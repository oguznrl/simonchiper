==> flow/design.v <==
`timescale 1ns / 1ps
module KeyBram(clk, we, en, addr, di, dout); 
input clk;
input we;
input en;
input [6:0] addr;
input [15:0] di;
output [15:0] dout;
reg [15:0] RAM [0:31];
reg [15:0] dout;
always @(posedge clk)
begin
if (en) begin
    if (we)
        RAM[addr] <= di;
    else
        dout <= RAM[addr];
end
end 
endmodule
`timescale 1ns / 1ps
module key_schedule(input clk,
input rstn, 
input en,
input [15:0]k0,
input [15:0]k1,
input [15:0]k3,
input [7:0]round,
output reg [15:0]key_out, 
output reg valid_out);
reg [31:0]z0='b11111010001001010110000111001101111101000100101011000011100110;
reg [15:0]c='b1111111111111100;
wire [15:0]newC={c[15:1],c[0]^z0[round-4%62]};
wire [15:0]k3_shifted={k3[12:0],k3[15:13]};
wire [15:0]k3_shifted_xor_k1=k3_shifted^k1;
wire [15:0]k3_shifted_xor_k1_shifted_1={k3_shifted_xor_k1[14:0],k3_shifted_xor_k1[15]};
wire [15:0]k3_shifted_xor_k1_xor_k0=k3_shifted_xor_k1^k0;
wire [15:0]temp=k3_shifted_xor_k1_xor_k0^k3_shifted_xor_k1_shifted_1;
always @(posedge clk) begin
    if(rstn=='b1 && en=='b1) begin
        key_out<=temp^newC;
        valid_out<=1;
    end
    else begin
        valid_out<=0;
    end
end
endmodule
`timescale 1ns / 1ps
module simon(clk,rstn,key,input_text,chipher_text,valid);
input  clk,rstn;
input  [15:0] key;
input  [31:0]input_text;
output reg [31:0]chipher_text;
output reg valid;
wire [15:0]left_side=input_text[31:16];
wire [15:0]right_side=input_text[15:0];
wire [15:0]rl_1={left_side[14:0],left_side[15]};
wire [15:0]rl_8={left_side[7:0],left_side[15:8]};
wire [15:0]rl_2={left_side[13:0],left_side[15:14]};
wire [15:0]rl_1_and_rl_8=rl_1 & rl_8;
wire [15:0]rl_1_and_rl_8_xor_right_side=rl_1_and_rl_8 ^right_side;
wire [15:0]rl_1_and_rl_8_xor_right_side_xor_rl2=rl_1_and_rl_8_xor_right_side ^ rl_2;
wire [15:0] new_left=rl_1_and_rl_8_xor_right_side_xor_rl2 ^ key;
always @(posedge clk) begin
    if (rstn!='b0) begin
        chipher_text<={new_left,left_side};
        valid<=1;
    end
    else begin
        valid<=0;
    end
end
endmodule
`timescale 1ns / 1ps
module top_level(clk,rstn,in_block,key,valid_in,out_block);
input clk;
input rstn;
input [31:0]in_block; 
input [63:0] key;
input valid_in;
output reg [31:0] out_block; 
reg [1:0]states=idle;
parameter idle=0;
parameter key_schedule=1;
parameter chipher_stage=2;
reg [31:0]chipher_data;
reg [15:0]k0,k1,k2,k3;
reg ram_en=0;
reg write_en=0;
reg [6:0]stage_num=0;
wire [15:0]key_schedule_out;
wire [15:0]k_out;
wire key_schedule_valid;
wire [31:0]chiphered_data;
wire simon_valid;
KeyBram bram(clk,write_en,ram_en,stage_num,key_schedule_out,k_out);
key_schedule schedule(clk,rstn,write_en,k0,k1,k3,stage_num,key_schedule_out,key_schedule_valid);
simon chipher(clk,rstn,k_out,chipher_data,chiphered_data,simon_valid);
always @(posedge clk) begin
    if (rstn=='b1) begin
        case (states)
            idle:begin
                if(valid_in=='b1) begin
                    chipher_data<=in_block;
                    k0<=key[15:0];
                    k1<=key[31:16];
                    k2<=key[47:32];
                    k3<=key[63:48];
                    write_en<=1;
                    ram_en<=1;
                    states<=key_schedule;
                end
                else begin
                    states<=idle;
                end
            end
            key_schedule: begin
                if (key_schedule_valid=='b1) begin
                    if (stage_num==32) begin
                        write_en<=0;
                        states<=chipher_stage;
                    end
                    else begin
                        stage_num<=stage_num+1;
                        k3<=key_schedule_out;
                        k2<=k3;
                        k1<=k2;
                        k0<=k1;
                    end
                end
                else begin
                    states<=chipher_stage;
                end
            end
            chipher_stage: begin
                if (stage_num==32) begin
                    out_block<=chiphered_data;
                    states<=idle; 
                    ram_en<=0;
                end
                else begin
                    if (simon_valid==1) begin
                        stage_num<=stage_num+1;
                        chipher_data<=chiphered_data;
                        states<=chipher_stage;
                    end
                    else begin
                        stage_num<=0;  
                        states<=chipher_stage;
                    end
                end
            end
        endcase
    end
    else begin
        states<=idle;  
    end
end
endmodule
### Tool chain data of top_level

Tool output for the design above, in the order of the flow.
Line numbers count from 1 in the design file above.
Operators: Yosys type, input widths -> output width; for muxes data width and select width s.
Not given: --

| inputs | value |
|---|---|
| top | top_level |
| clock | clk |
| cell library | sky130hd |
| timing corner | tt_025C_1v80 |

### Elaborated design

Source: Yosys, flattened and elaborated, memories not mapped. Widths are those after wreduce. Registers that Yosys merges into a memory's read port (data or address) are not register bits. Print and check cells do not count. Equal cells are merged and count once.
Memory sizes are those after Yosys's memory passes, which may raise the word count (mostly to a power of two), join words into wider ones and drop unused or constant bits.

| storage and ports | value |
|---|---|
| register bits after elaboration | 189 |
| RAM bits | 512 |
| word width x clocked read ports | 16 |
| memories | 1 |
| output and inout port bits | 32 |
| word-level cells | 95 |

| cells by class | value |
|---|---|
| add/subtract/negate cells | 2 |
| eq/ne operators | 11 |
| shift-type cells | 1 |
| muxes and demuxes | 43 |
| bitwise logic cells | 9 |
| reduce/logical cells | 14 |

Memory list:

| name | words | width | rd ports | write ports | line | text |
|---|---|---|---|---|---|---|
| bram.RAM | 32 | 16 | 1 | 1 | 9 | `reg [15:0] RAM [0:31];` |

Operators by type and width:

| kind | count |
|---|---|
| $mux 16 | 14 |
| $pmux 16 s2 | 4 |
| $xor 16x16->16 | 7 |
| $mux 32 | 3 |
| $pmux 32 s2 | 1 |
| $shiftx 32x32->1 const A | 1 |
| $mux 7 | 4 |
| $reduce_and 5->1 | 4 |
| $and 16x16->16 | 1 |
| $pmux 7 s2 | 1 |
| $ne 2x2->1 const B | 5 |
| $mux 5 | 2 |
| $sub 7x3->8 const B | 1 |
| $mux 1 | 8 |
| $add 7x1->7 const B | 1 |
| $eq 7x6->1 const B | 1 |
| $reduce_bool 2->1 | 3 |
| $pmux 2 s3 | 1 |
| $mux 2 | 3 |
| $ne 2x1->1 const B | 2 |
| $reduce_and 2->1 | 2 |
| $reduce_and 4->1 | 1 |
| $pmux 1 s2 | 2 |
| $ne 3x3->1 const B | 1 |
| $reduce_and 3->1 | 1 |
| $reduce_bool 3->1 | 1 |
| $eq 2x1->1 const B | 1 |
| $eq 2x2->1 const B | 1 |

Other operator kinds: 3; their cells: 3.

### Logic depth

Depth = most cells in a row (Yosys ltp): at word level without a register or memory, in the mapped netlist without a sequential cell, where the memories' decode and read muxes count.

| logic depth | value |
|---|---|
| depth after elaboration | 4 |
| ABC_AREA | 0 |
| mapped depth | 8 |
| gate-level depth less buffers | 7 |

### After synthesis

Yosys stat after the flow's synthesis: flattened, memories mapped to cells. It holds for the ABC_AREA given above (unset counts as 0); a run with the other value may have another netlist.

Cell types:

| cell | count | total area (sq um) |
|---|---|---|
| sky130_fd_sc_hd__edfxtp_1 | 713 | 2.14E+04 |
| sky130_fd_sc_hd__mux4_2 | 128 | 2.88E+03 |
| sky130_fd_sc_hd__mux2_2 | 96 | 1.08E+03 |
| sky130_fd_sc_hd__xnor2_1 | 90 | 788.256 |
| sky130_fd_sc_hd__a22oi_1 | 64 | 480.461 |
| sky130_fd_sc_hd__nor2_1 | 42 | 157.651 |
| sky130_fd_sc_hd__ha_1 | 11 | 137.632 |
| sky130_fd_sc_hd__buf_2 | 25 | 125.12 |
| sky130_fd_sc_hd__xor2_1 | 13 | 113.859 |
| sky130_fd_sc_hd__nand4_1 | 17 | 106.352 |
| sky130_fd_sc_hd__buf_6 | 8 | 90.086 |
| sky130_fd_sc_hd__nand2_1 | 24 | 90.086 |
| sky130_fd_sc_hd__dfxtp_1 | 4 | 80.077 |
| sky130_fd_sc_hd__nand3_1 | 14 | 70.067 |
| sky130_fd_sc_hd__clkbuf_1 | 13 | 48.797 |
| sky130_fd_sc_hd__nor3_4 | 3 | 48.797 |
| sky130_fd_sc_hd__buf_4 | 6 | 45.043 |
| sky130_fd_sc_hd__nor2b_1 | 5 | 31.28 |

Not listed: further types 24, cells in them 54.

| synthesis totals | value |
|---|---|
| standard cells after synthesis | 1330 |
| cell area after synthesis | 28133.2 sq um |
| sequential part of the area | 21490.6 sq um |
| flip-flop cells | 717 |
| buffer cells | 54 |

The figures by module come from a second, unflattened synthesis with its own total; it is not the netlist above.

| second synthesis, totals | value |
|---|---|
| cells (unflattened synthesis) | 1563 |
| area (unflattened synthesis) | 28554.9 sq um |

Rows give one instance, submodules left out.

By module:

| module | instances | cells | area (sq um) | seq. area (sq um) |
|---|---|---|---|---|
| KeyBram | 1 | 1089 | 20254.4 | 15855.2 |
| top_level | 1 | 304 | 5679.2 | 4154.0 |
| simon | 1 | 81 | 1541.5 | 980.9 |
| key_schedule | 1 | 89 | 1079.8 | 500.5 |

### Timing after synthesis

OpenSTA on the mapped netlist: ideal clock, no wires. The path of least setup slack (recovery checks aside). Input and output delay are each 20% of the period. Register names are those of the netlist, which keeps one name where synthesis merged equal registers.

| timing path after synthesis | value |
|---|---|
| path type | reg2reg |
| start point | register states[1] |
| end point | register k0[0] |
| period | 4.74 ns |
| library setup time | 0.507 ns |
| arrival | 4.411 ns |
| data required time | 4.233 ns |
| slack | -0.178 ns |
| path delay | 4.918 ns |
| stages on the path | 8 |
| synthesis period reached | 4.918 ns |

"path delay" is the arrival time less input delay plus setup time.
"stages on the path" counts driving pins, that of a launching flip-flop among them; a cell with two outputs on the path counts twice.
"synthesis period reached" is the clock period less the worst setup slack; recovery checks do not enter. This is arithmetic on one report: input and output delays are still those of the set period (20% each).
Between the ends stands the longest chain of elaborated cells between them, by number of cells; it is not shown to be the way that was timed. Of several equally long chains one is given.
A line is the first line of the expression or statement that the cell stems from. Yosys adds cells for indexed reads and writes and turns some case tables into memories.
A register here has more assigning lines than the two given.
Only ways into the end's enable, where the timed path ends, are counted here.

| on the way, after synthesis | value |
|---|---|
| path through | sky130_fd_sc_hd__dfxtp_1 > sky130_fd_sc_hd__inv_1 > sky130_fd_sc_hd__ha_1 > sky130_fd_sc_hd__clkbuf_1 > sky130_fd_sc_hd__buf_2 > sky130_fd_sc_hd__buf_2 > sky130_fd_sc_hd__o211ai_1 > sky130_fd_sc_hd__a21oi_1 |
| cells in the longest elaborated chain | 3 |

RTL lines, path after synthesis:

| what | line | text |
|---|---|---|
| start: declaration | 83 | `reg [1:0]states=idle;` |
| start: assignment | 112 | `states<=key_schedule;` |
| start: assignment | 115 | `states<=idle;` |
| $eq 2x1->1 | 102 | `case (states)` |
| $reduce_bool 2->1 | -- |  |
| $reduce_and 5->1 | -- |  |
| end: assignment | 106 | `k0<=key[15:0];` |
| end: assignment | 129 | `k0<=k1;` |
| end: declaration | 88 | `reg [15:0]k0,k1,k2,k3;` |

### Path in the finished layout

Path of least setup slack in the final report of flow run 1 (OpenROAD, finished layout, wires in). Where an end is a register, its clock arrival counts in the times.

| timing path after layout | value |
|---|---|
| path type | reg2reg |
| start point | register stage_num[3] |
| end point | register k3[11] |
| period | 5.15 ns |
| library setup time | 0.37 ns |
| arrival | 3.31 ns |
| data required time | 5.37 ns |
| slack | 2.07 ns |
| stages on the path | 8 |

Between the ends stands the longest chain of elaborated cells between them, by number of cells; it is not shown to be the way that was timed. Of several equally long chains one is given.
A register here has more assigning lines than the two given.
Only ways into the end's enable, where the timed path ends, are counted here.

| on the way, after layout | value |
|---|---|
| path through | sky130_fd_sc_hd__edfxtp_1 > sky130_fd_sc_hd__inv_1 > sky130_fd_sc_hd__ha_1 > sky130_fd_sc_hd__nor2b_1 > sky130_fd_sc_hd__nand3_1 > sky130_fd_sc_hd__nand2_1 > sky130_fd_sc_hd__a21oi_4 > sky130_fd_sc_hd__buf_4 |
| cells in the longest elaborated chain | 3 |

RTL lines, path after layout:

| what | line | text |
|---|---|---|
| start: declaration | 91 | `reg [6:0]stage_num=0;` |
| start: assignment | 125 | `stage_num<=stage_num+1;` |
| start: assignment | 144 | `stage_num<=stage_num+1;` |
| $eq 7x6->1 | 120 | `if (stage_num==32) begin` |
| $ne 2x2->1 | -- |  |
| $reduce_and 5->1 | -- |  |
| end: assignment | 109 | `k3<=key[63:48];` |
| end: assignment | 126 | `k3<=key_schedule_out;` |
| end: declaration | 88 | `reg [15:0]k0,k1,k2,k3;` |

Add stored flow runs of top_level

Flow measurements of top_level on sky130hd: 2 stored runs with different settings, listed in no order. Input and output delays are each 20% of the period that was set; the output load is 0.01 pF.
"period achieved" means the clock period less the worst setup slack. The figure is calculated, with input and output delays left at 20% of the set period.
"overall power": no workload was simulated; the value follows from the tool's default switching activity.

#### Flow run 1

| setting | value |
|---|---|
| period_ns | `5.15` |
| CAP_MARGIN | `20` |
| CORE_MARGIN | `2` |
| CORE_UTILIZATION | `40` |
| SLEW_MARGIN | `20` |

| result | value |
|---|---|
| period achieved | 3.082 ns |
| overall power | 12.830 mW |
| synthesis area | 28133.2 sq um |
| utilization after layout | 47.5 % |
| worst slack on setup checks | 2.068 ns |
| area of the standard cells in the finished layout | 33169.3 sq um |
| full die area | 72471.3 sq um |

#### Flow run 2

| setting | value |
|---|---|
| period_ns | `4.13` |
| CORE_UTILIZATION | `36` |
| PLACE_DENSITY_LB_ADDON | `0.24` |
| CORE_ASPECT_RATIO | `1.12` |
| CELL_PAD_IN_SITES_GLOBAL_PLACEMENT | `2` |
| ABC_AREA | `0` |
| GPL_TIMING_DRIVEN | `1` |
| CTS_CLUSTER_DIAMETER | `207` |
| SLEW_MARGIN | `35` |
| MIN_ROUTING_LAYER | `met2` |
| CAP_MARGIN | `20` |
| CORE_MARGIN | `2` |

| result | value |
|---|---|
| period achieved | 2.830 ns |
| overall power | 16.327 mW |
| synthesis area | 28133.2 sq um |
| utilization after layout | 43.3 % |
| worst slack on setup checks | 1.300 ns |
| area of the standard cells in the finished layout | 33514.6 sq um |
| full die area | 80403.4 sq um |
